==> flow/design.v <==
module data_mod (
	input  wire  	  clk     ,  
	input  wire  	  reset_n ,  
	input  wire 	  empty   ,	 
	input  wire [7:0] data_in ,
	output wire	      rd 	  ,	 
	output reg  [4:0] dmod    ,
	output reg 		  mod_en
);
	reg [2:0] state  	  ;
	reg [7:0] data_in_tmp ;
	assign rd = ~empty && state!= 3'd2 && state!= 3'd5 && state!= 3'd7;
	always @(posedge clk or negedge reset_n) begin : proc_state
		if(~reset_n) begin
			state <= 3'd0;
		end else begin
			if (~empty) begin
				state <= state + 1'b1 ;
			end
		end
	end
	always @(posedge clk or negedge reset_n) begin
		if(~reset_n) begin
			dmod   <= 5'd0;
			mod_en <= 1'b0;
			data_in_tmp <= 8'd0;
		end else begin
			if (~empty) begin
				data_in_tmp <= (state == 3'd2 || state == 3'd5 || state == 3'd7)
							  ? data_in_tmp : data_in;
				mod_en <= 1'b1 ;
				case (state)
					3'd0: dmod <= data_in[4:0] ;
					3'd1: dmod <= {data_in[1:0], data_in_tmp[7:5]} ;
					3'd2: dmod <= {data_in_tmp[6:2]} ;  
					3'd3: dmod <= {data_in[3:0], data_in_tmp[7]} ;
					3'd4: dmod <= {data_in[0], data_in_tmp[7:4]} ;
					3'd5: dmod <= {data_in_tmp[5:1]} ;  
					3'd6: dmod <= {data_in[2:0], data_in_tmp[7:6]} ;
					3'd7: dmod <= {data_in_tmp[7:3]} ;  
				endcase
			end else begin
				dmod   <= 5'd0;
				mod_en <= 1'b0;
				data_in_tmp <= data_in_tmp;
			end
		end
	end
endmodule 
# [From RTL to reports: data_mod]
# What the tools print for data_mod, step after step.
# Line numbers count from 1 in the design file above.
# Operators: Yosys type, input widths -> output width; for muxes data width and select width s.
# Cell names lack the library's common part.
# Not given: --
[inputs] design="data_mod" clock="clk" lib="sky130hd" pvt_corner="tt_025C_1v80"

# [After elaboration]
# Counts by Yosys on the flattened word-level netlist (proc, flatten, opt, wreduce; memories kept). Register bits leave out memories and registers merged into their read ports (data or address); mux counts leave out enables and synchronous resets folded into registers. Print and check cells are left out. Cells with the same type and inputs are merged into one.
[classes] add_sub_neg=1 n_mul=0 n_div=0 compare=0 n_eq=10 n_shift=0 mux=3 n_logic=2 reduce_and_logical=7
[ops] cell="$pmux 5 s8" n=1
[ops] cell="$eq 3x3->1 const B" n=4
[ops] cell="$eq 3x2->1 const B" n=2
[ops] cell="$ne 3x3->1 const B" n=2
[ops] cell="$mux 5" n=1
[ops] cell="$logic_and 1x1->1" n=3
[ops] cell="$add 3x1->3 const B" n=1
[ops] cell="$eq 3x1->1 const B" n=1
[ops] cell="$ne 3x2->1 const B" n=1
[ops] cell="$logic_not 3->1" n=1
[ops] cell="$logic_or 1x1->1" n=2
[ops] cell="$not 1->1" n=2
[ops] cell="$reduce_and 2->1" n=1
[ops] cell="$mux 1" n=1
[word_totals] reg_bits=17 latch_bits=0 ramBits=0 rom_bits=0 clocked_rd_ports_x_width=0 mem_count=0 input_bits=11 output_inout_bits=7 wordCells=27

# [Depth]
# Depth = most cells in a row (Yosys ltp): at word level without a register or memory, in the mapped netlist without a sequential cell, where the memories' decode and read muxes count.
[logic_depth] ltp_word=5 abc_area=0 ltp_mapped=7 depth_no_buf=5

# [Synthesis result]
# Yosys stat after the flow's synthesis: flattened, memories mapped to cells. It holds for the ABC_AREA given above (unset counts as 0); a run with the other value may have another netlist.
[synth_totals] cell_count=81 area_um2=920.9 seq_area_um2=400.4 flip_flops=16 buffers=6
[types] cell_type="dfrtp_1" n=16 area_total_um2=400.384
[types] cell_type="mux2_2" n=8 area_total_um2=90.086
[types] cell_type="ha_1" n=6 area_total_um2=75.072
[types] cell_type="a22o_1" n=6 area_total_um2=52.55
[types] cell_type="a221o_1" n=4 area_total_um2=40.038
[types] cell_type="a222oi_1" n=4 area_total_um2=40.038
[types] cell_type="a311oi_1" n=4 area_total_um2=35.034
[types] cell_type="nor3_1" n=5 area_total_um2=25.024
[types] cell_type="o21ai_0" n=5 area_total_um2=25.024
[types] cell_type="inv_1" n=5 area_total_um2=18.768
[types] cell_type="a311oi_2" n=1 area_total_um2=15.014
[types] cell_type="clkbuf_1" n=4 area_total_um2=15.014
[types] cell_type="a22o_2" n=1 area_total_um2=10.01
[types] cell_type="mux2i_1" n=1 area_total_um2=10.01
[types] cell_type="or2_4" n=1 area_total_um2=8.758
[types] cell_type="xnor2_1" n=1 area_total_um2=8.758
[types] cell_type="a22oi_1" n=1 area_total_um2=7.507
[types] cell_type="buf_4" n=1 area_total_um2=7.507
# Not listed: further types 6, cells in them 7.

# [Timing after synthesis]
# Path of least setup slack by OpenSTA after synthesis, without wires, with an ideal clock, recovery checks aside; 20% of the period is set as input and as output delay. Where synthesis merged equal registers, the netlist keeps one of their names.
[synth_path] kind="register -> register" startpoint="reg state[2]" endpoint="reg dmod[3]" period_ns=2.09 setup_time_ns=0.096 t_first_pin_ns=0.000 arrival_ns=1.993 required_ns=1.994 setup_slack_ns=0.001 path_delay_ns=2.089 path_stages=8 path_buffers=2 synth_period_reached_ns=2.089
# "path_delay_ns" is the arrival time less input delay plus setup time.
# "path_stages" counts driving pins, that of a launching flip-flop among them; a cell with two outputs on the path counts twice.
# "synth_period_reached_ns" is the clock period less the worst setup slack; recovery checks do not enter. This is arithmetic on one report: input and output delays are still those of the set period (20% each).
# Between the ends stands the longest chain of elaborated cells between them, by number of cells; it is not shown to be the way that was timed. Of several equally long chains one is given.
# Each line given opens the expression or statement behind the cell; cells for indexed reads and writes are added by Yosys, which also makes memories of some case tables.
# A register here has more assigning lines than the two given.
[synth_via] cell_sequence="dfrtp_1 clkbuf_1 inv_1 ha_1 or4_1 buf_2 or2_4 a311oi_2" elab_chain_len=3 cells_between=10 classes_between="eq/ne (7); mux (2); reduce/logical (1)"
[synth_rtl] element="start, declared" line_no=10 text="reg [2:0] state ;"
[synth_rtl] element="start, assigned" line_no=15 text="state <= 3'd0;"
[synth_rtl] element="start, assigned" line_no=18 text="state <= state + 1'b1 ;"
[synth_rtl] element="$eq 3x3->1" line_no=32 text="case (state)"
[synth_rtl] element="$pmux 5 s8" line_no=32
[synth_rtl] element="$mux 5" line_no=28 text="if (~empty) begin"
[synth_rtl] element="end, assigned" line_no=33 text="3'd0: dmod <= data_in[4:0] ;"
[synth_rtl] element="end, assigned" line_no=34 text="3'd1: dmod <= {data_in[1:0], data_in_tmp[7:5]} ;"
[synth_rtl] element="end, declared" line_no=7 text="output reg [4:0] dmod ,"

# [Path in the finished layout]
# Path of least setup slack in the final report of stored run 2 (OpenROAD, finished layout, wires in). Where an end is a register, its clock arrival counts in the times.
[layout_path] kind="register -> output" startpoint="reg state[0]" endpoint="out rd" period_ns=3.45 output_delay_ns=0.69 t_first_pin_ns=0.25 arrival_ns=2.18 required_ns=2.76 setup_slack_ns=0.58 path_stages=7 path_buffers=1
# Between the ends stands the longest chain of elaborated cells between them, by number of cells; it is not shown to be the way that was timed. Of several equally long chains one is given.
[layout_via] cell_sequence="dfrtp_1 ha_1 ha_1 nor2_1 nand2_1 inv_1 clkdlybuf4s50_1" elab_chain_len=4 cells_between=6 lines_between=1 classes_between="eq/ne (3); reduce/logical (3)"
[layout_rtl] element="start, declared" line_no=10 text="reg [2:0] state ;"
[layout_rtl] element="start, assigned" line_no=15 text="state <= 3'd0;"
[layout_rtl] element="start, assigned" line_no=18 text="state <= state + 1'b1 ;"
[layout_rtl] element="$ne 3x2->1" line_no=12 text="assign rd = ~empty && state!= 3'd2 && state!= 3'd5 && state!= 3'd7;"
[layout_rtl] element="$logic_and 1x1->1 (3 in a row)" line_no=12
[layout_rtl] element="end, declared" line_no=6 text="output wire rd ,"

Subject: data_mod on sky130hd, stored results

Hello all,

2 stored runs of data_mod in the flow (synthesis by Yosys, layout by OpenROAD, sky130hd cells), in arbitrary order. Constraints: input delay and output delay 20% of the set period each, output load 0.01 pF.
By "timing.achieved_period_ns" is meant the clock period of the run minus its worst setup slack. This is arithmetic on one report: input and output delays are still those of the set period (20% each).
"worst_setup_path_time_ns": the worst setup path's part of the clock period (all of it between registers, 20% less for each end at a port) less its slack. A launch clock that arrives late makes it longer, a capture clock that arrives late makes it shorter.
"final_power_mw": no workload was simulated; the value follows from the tool's default switching activity.

[flow] stored run 1: files
==> flow/run.sh <==
#!/bin/bash
# the make line also repeats the synthesis and layout settings of config.mk as NAME=value (left out here)
make -C /OpenROAD-flow-scripts/flow DESIGN_CONFIG=/design/flow/config.mk WORK_HOME=/design/flow/orfs CLKGATE_MAP_FILE= finish
==> flow/config.mk <==
export PLATFORM = sky130hd
export DESIGN_NAME = data_mod
export DESIGN_NICKNAME = data_mod
export VERILOG_FILES = /design/flow/design.v
export SDC_FILE = /design/flow/constraint.sdc
export NUM_CORES = 4
export LEC_CHECK = 0
export CAP_MARGIN = 0
export CELL_PAD_IN_SITES_GLOBAL_PLACEMENT = 2
export CORE_MARGIN = 2
export CORE_UTILIZATION = 72
export GPL_ROUTABILITY_DRIVEN = 0
export GPL_TIMING_DRIVEN = 0
export MAX_ROUTING_LAYER = met4
export MIN_ROUTING_LAYER = met1
export PLACE_DENSITY_LB_ADDON = 0.16
export SETUP_SLACK_MARGIN = 0.13
export SLEW_MARGIN = 20
==> flow/constraint.sdc <==
create_clock -name core_clock -period 1.57 [get_ports {clk}]
set_input_delay 0.3140 -clock core_clock [delete_from_list [all_inputs] [get_ports {clk}]]
set_output_delay 0.3140 -clock core_clock [all_outputs]
set_load 0.01 [all_outputs]

[flow] stored run 1: did not finish, placement stopped with FLW-0024

[flow] stored run 2: files
==> flow/run.sh <==
#!/bin/bash
# the make line also repeats the synthesis and layout settings of config.mk as NAME=value (left out here)
make -C /OpenROAD-flow-scripts/flow DESIGN_CONFIG=/design/flow/config.mk WORK_HOME=/design/flow/orfs CLKGATE_MAP_FILE= finish
==> flow/config.mk <==
export PLATFORM = sky130hd
export DESIGN_NAME = data_mod
export DESIGN_NICKNAME = data_mod
export VERILOG_FILES = /design/flow/design.v
export SDC_FILE = /design/flow/constraint.sdc
export NUM_CORES = 4
export LEC_CHECK = 0
export ABC_AREA = 0
export CAP_MARGIN = 0
export CORE_ASPECT_RATIO = 0.8
export CORE_MARGIN = 2
export CORE_UTILIZATION = 27
export GPL_ROUTABILITY_DRIVEN = 1
export MAX_ROUTING_LAYER = met4
export PLACE_DENSITY = 0.61
export SLEW_MARGIN = 20
export TNS_END_PERCENT = 40
==> flow/constraint.sdc <==
create_clock -name core_clock -period 3.45 [get_ports {clk}]
set_input_delay 0.6900 -clock core_clock [delete_from_list [all_inputs] [get_ports {clk}]]
set_output_delay 0.6900 -clock core_clock [all_outputs]
set_load 0.01 [all_outputs]

[flow] stored run 2: metrics
[metrics] timing.achieved_period_ns = 2.869
[metrics] worst_setup_path_time_ns = 2.18
[metrics] timing.worst_path_kind = register -> output
[metrics] final_die_area_um2 = 3896.8
[metrics] finish.stdcell_area_um2 = 1176.1
[metrics] fin_util_pct = 37.0
[metrics] synth_chip_area_um2 = 920.9
[metrics] final_power_mw = 1.090
[metrics] hold_ws_ns = 0.516
[metrics] total_negative_slack_ns = 0.000
[metrics] setup_ws_ns = 0.581

Thanks
